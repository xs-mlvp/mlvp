==> flow/design.v <==
module mem (
    input logic clk,
    input logic rst_n,
    input logic [1:0] bank,
    input logic [3:0] addr,
    input logic [7:0] data_in,
    input logic write_enable,
    output logic [7:0] data_out,
    output logic [31:0] out_counter
);
    reg [7:0] memory [3:0][15:0];
    reg [7:0] data_buffer;
    reg [31:0] wcounter;
    reg [31:0] ocounter;
    reg [31:0] rcounter;
    always_ff @(posedge clk or negedge rst_n) begin
        if (!rst_n) begin
            data_buffer <= 8'b0;
            wcounter <= 32'b0;
            rcounter <= 32'b0;
        end else if (write_enable) begin
            memory[bank][addr] <= data_in;
            wcounter <= wcounter + 1;
        end else begin
            data_buffer <= memory[bank][addr];
            rcounter <= rcounter + 1;
        end
    end
    assign data_out = data_buffer;
    assign out_counter = ocounter;
endmodule
# Tool chain data of mem
# Tool output for the design above, in the order of the flow.
# Lines are those of the file above, counted from 1.
# Operators carry their Yosys type and port widths (W data, S select, Z words).
# A cell with -- has no value.
# setup
top_module	mem
clock_port	clk
library	sky130hd
pvt_corner	tt_025C_1v80

# Word level
# Counts by Yosys on the flattened word-level netlist (proc, flatten, opt, wreduce). Print and check cells are left out. Cells with the same type and inputs are merged into one.
# word_totals
reg_bits	520
output_inout_bits	40
word_cells	197
# classes
n_addsub	3
equal	63
mux	1
reduce_and_logical	65
# ops
cell	n
$pmux W8 S64	1
$reduce_and A3 Y1	64
$eq A6 B6 Y1 const B	32
$eq A6 B5 Y1 const B	16
$eq A6 B4 Y1 const B	8
$eq A6 B3 Y1 const B	4
$eq A6 B2 Y1 const B	2
$eq A6 B1 Y1 const B	1
$add A6 B5 Y6	1
$logic_not A6 Y1	1
$sub A4 B4 Y5 const A	1
$sub A2 B2 Y2 const A	1

# Logic depth
# Depth = most cells in a row (Yosys ltp): at word level without a register or memory, in the mapped netlist without a sequential cell, where the memories' decode and read muxes count.
# depth
word_depth	4
ABC_AREA	0
mapped_depth	10

# Synthesis result
# Source: synth_stat.txt of the flow (Yosys; design flattened, memories mapped). It holds for the ABC_AREA given above (unset counts as 0); a run with the other value may have another netlist.
# Totals and module areas in this step are rounded.
# mapped
stdcells	1343
synth_area_um2	20690
sequential_area_um2	15570
ffs	520
buf_cells	132
# types
cell_type	n
sky130_fd_sc_hd__edfxtp_1	512
sky130_fd_sc_hd__nand3_1	227
sky130_fd_sc_hd__nand4_1	66
sky130_fd_sc_hd__a32oi_1	45
sky130_fd_sc_hd__nor2_1	93
sky130_fd_sc_hd__buf_2	57
sky130_fd_sc_hd__buf_4	35
sky130_fd_sc_hd__mux2i_1	22
sky130_fd_sc_hd__dfrtp_1	8
sky130_fd_sc_hd__a22oi_1	26
sky130_fd_sc_hd__buf_6	13
sky130_fd_sc_hd__nand2_1	31
sky130_fd_sc_hd__and3_1	13
sky130_fd_sc_hd__nor4_1	13
sky130_fd_sc_hd__a22o_1	9
sky130_fd_sc_hd__clkbuf_1	21
sky130_fd_sc_hd__a21oi_1	15
sky130_fd_sc_hd__a31oi_1	11
# Not listed: further types 52, cells in them 126.

# Path before layout
# Source: OpenSTA report_checks on the synthesized netlist (no wires, ideal clock, input and output delay 20% of the period each), path of least setup slack; recovery checks are left aside. Register names are those of the netlist, which keeps one name where synthesis merged equal registers.
# synth_path
path_type	input -> register
from	in bank[1]
to	reg memory
clock_period_ns	3.08
launch_ns	0.616
t_arrival_ns	2.364
slack_ns	0.346
path_delay_ns	2.118
driving_pins	8
n_path_buf	5
period_less_setup_slack_ns	2.734
# "path_delay_ns" is the arrival time less input delay plus setup time.
# "driving_pins": output pins that drive a net of the path, with the launching flip-flop's if there is one; two outputs of one cell count as two.
# "period_less_setup_slack_ns" is the clock period less the worst setup slack; recovery checks do not enter. This is arithmetic on one report: input and output delays are still those of the set period (20% each).
# Where an end lacks its bit number, it is one bit of the signal, or one of the new flip-flops if synthesis recoded a state register.
# The rows between start and end are the longest chain of elaborated cells between them; the timing report does not say that the signal goes this way. Where chains are equally long, one stands for them.
# A line is the first line of the expression or statement that the cell stems from. Yosys adds cells for indexed reads and writes and turns some case tables into memories.
# synth_via
path_cell_list	sky130_fd_sc_hd__buf_2 > sky130_fd_sc_hd__nor2_2 > sky130_fd_sc_hd__buf_2 > sky130_fd_sc_hd__buf_4 > sky130_fd_sc_hd__buf_2 > sky130_fd_sc_hd__nand3_1 > sky130_fd_sc_hd__buf_2 > sky130_fd_sc_hd__nor2_1
elab_chain_len	4
cells_between	4
# synth_rtl
item	line	source
start, declared	4	input logic [1:0] bank,
$sub A2 B2 Y2	22	memory[bank][addr] <= data_in;
$add A6 B5 Y6	22
$eq A6 B6 Y1	22
$reduce_and A3 Y1	--
end, assigned	22
end, declared	11	reg [7:0] memory [3:0][15:0];

# Path in the finished layout
# Path of least setup slack in the final report of flow run 2 (OpenROAD, finished layout, wires in). Where an end is a register, its clock arrival counts in the times.
# layout_path
path_type	input -> register
from	in write_enable
to	reg data_buffer[6]
clock_period_ns	2.94
launch_ns	0.59
t_arrival_ns	2.79
slack_ns	0.65
driving_pins	8
n_path_buf	3
# layout_via
path_cell_list	sky130_fd_sc_hd__clkdlybuf4s50_1 > sky130_fd_sc_hd__buf_4 > sky130_fd_sc_hd__a31oi_1 > sky130_fd_sc_hd__nand3_1 > sky130_fd_sc_hd__a2111oi_4 > sky130_fd_sc_hd__buf_4 > sky130_fd_sc_hd__and4_1 > sky130_fd_sc_hd__a21oi_1
# layout_rtl
item	line	source
start, declared	7	input logic write_enable,
end, assigned	18	data_buffer <= 8'b0;
end, assigned	25	data_buffer <= memory[bank][addr];
end, declared	12	reg [7:0] data_buffer;
# Chain of elaborated cells between the ends: none given.

# mem through Yosys and OpenROAD on sky130hd: 2 stored runs, unordered, with their settings and measured results. The constraints put input and output delay at 20% of the set period each and load the outputs with 0.01 pF.
# By "achievedPeriod_ns" is meant the clock period of the run minus its worst setup slack. This is arithmetic on one report: input and output delays are still those of the set period (20% each).
# By "timing.worst_path_ns" is meant the share of the clock period that the worst setup path is allowed (20% is reserved at inputs, 20% at outputs), minus its slack. Clock arrival times at its registers enter into it.
# By "design_power_mw" is meant OpenSTA's value without simulated activity: inputs other than the clock are taken to toggle once in ten clock periods, and the tool carries that through the logic.
# Results are given in rounded form.
# Settings: n/a = not set for that run.
# Results: n/a = not shown.
item,flow run 1,flow run 2
period_ns,1.75,2.94
CORE_UTILIZATION,67,40
SETUP_SLACK_MARGIN,-0.15,0.68
PLACE_DENSITY,0.46,n/a
CORE_MARGIN,6,2
CELL_PAD_IN_SITES_DETAIL_PLACEMENT,1,n/a
CTS_CLUSTER_SIZE,69,n/a
CAP_MARGIN,5,20
SLEW_MARGIN,20,20
ys_area_um2,n/a,20690
die_footprint_um2,n/a,53550
post_route_stdcell_area_um2,n/a,26400
finalUtil_pct,n/a,51.6
setup_worst_slack_ns,n/a,0.651
total_negative_slack_ns,n/a,0.000
fin_hold_ws_ns,n/a,0.247
design_power_mw,n/a,15.87
achievedPeriod_ns,n/a,2.289
timing.worst_path_ns,n/a,1.70
critical_path_type,n/a,input -> register
# Flow run 1: no final report: placement broke off with DPL-0033
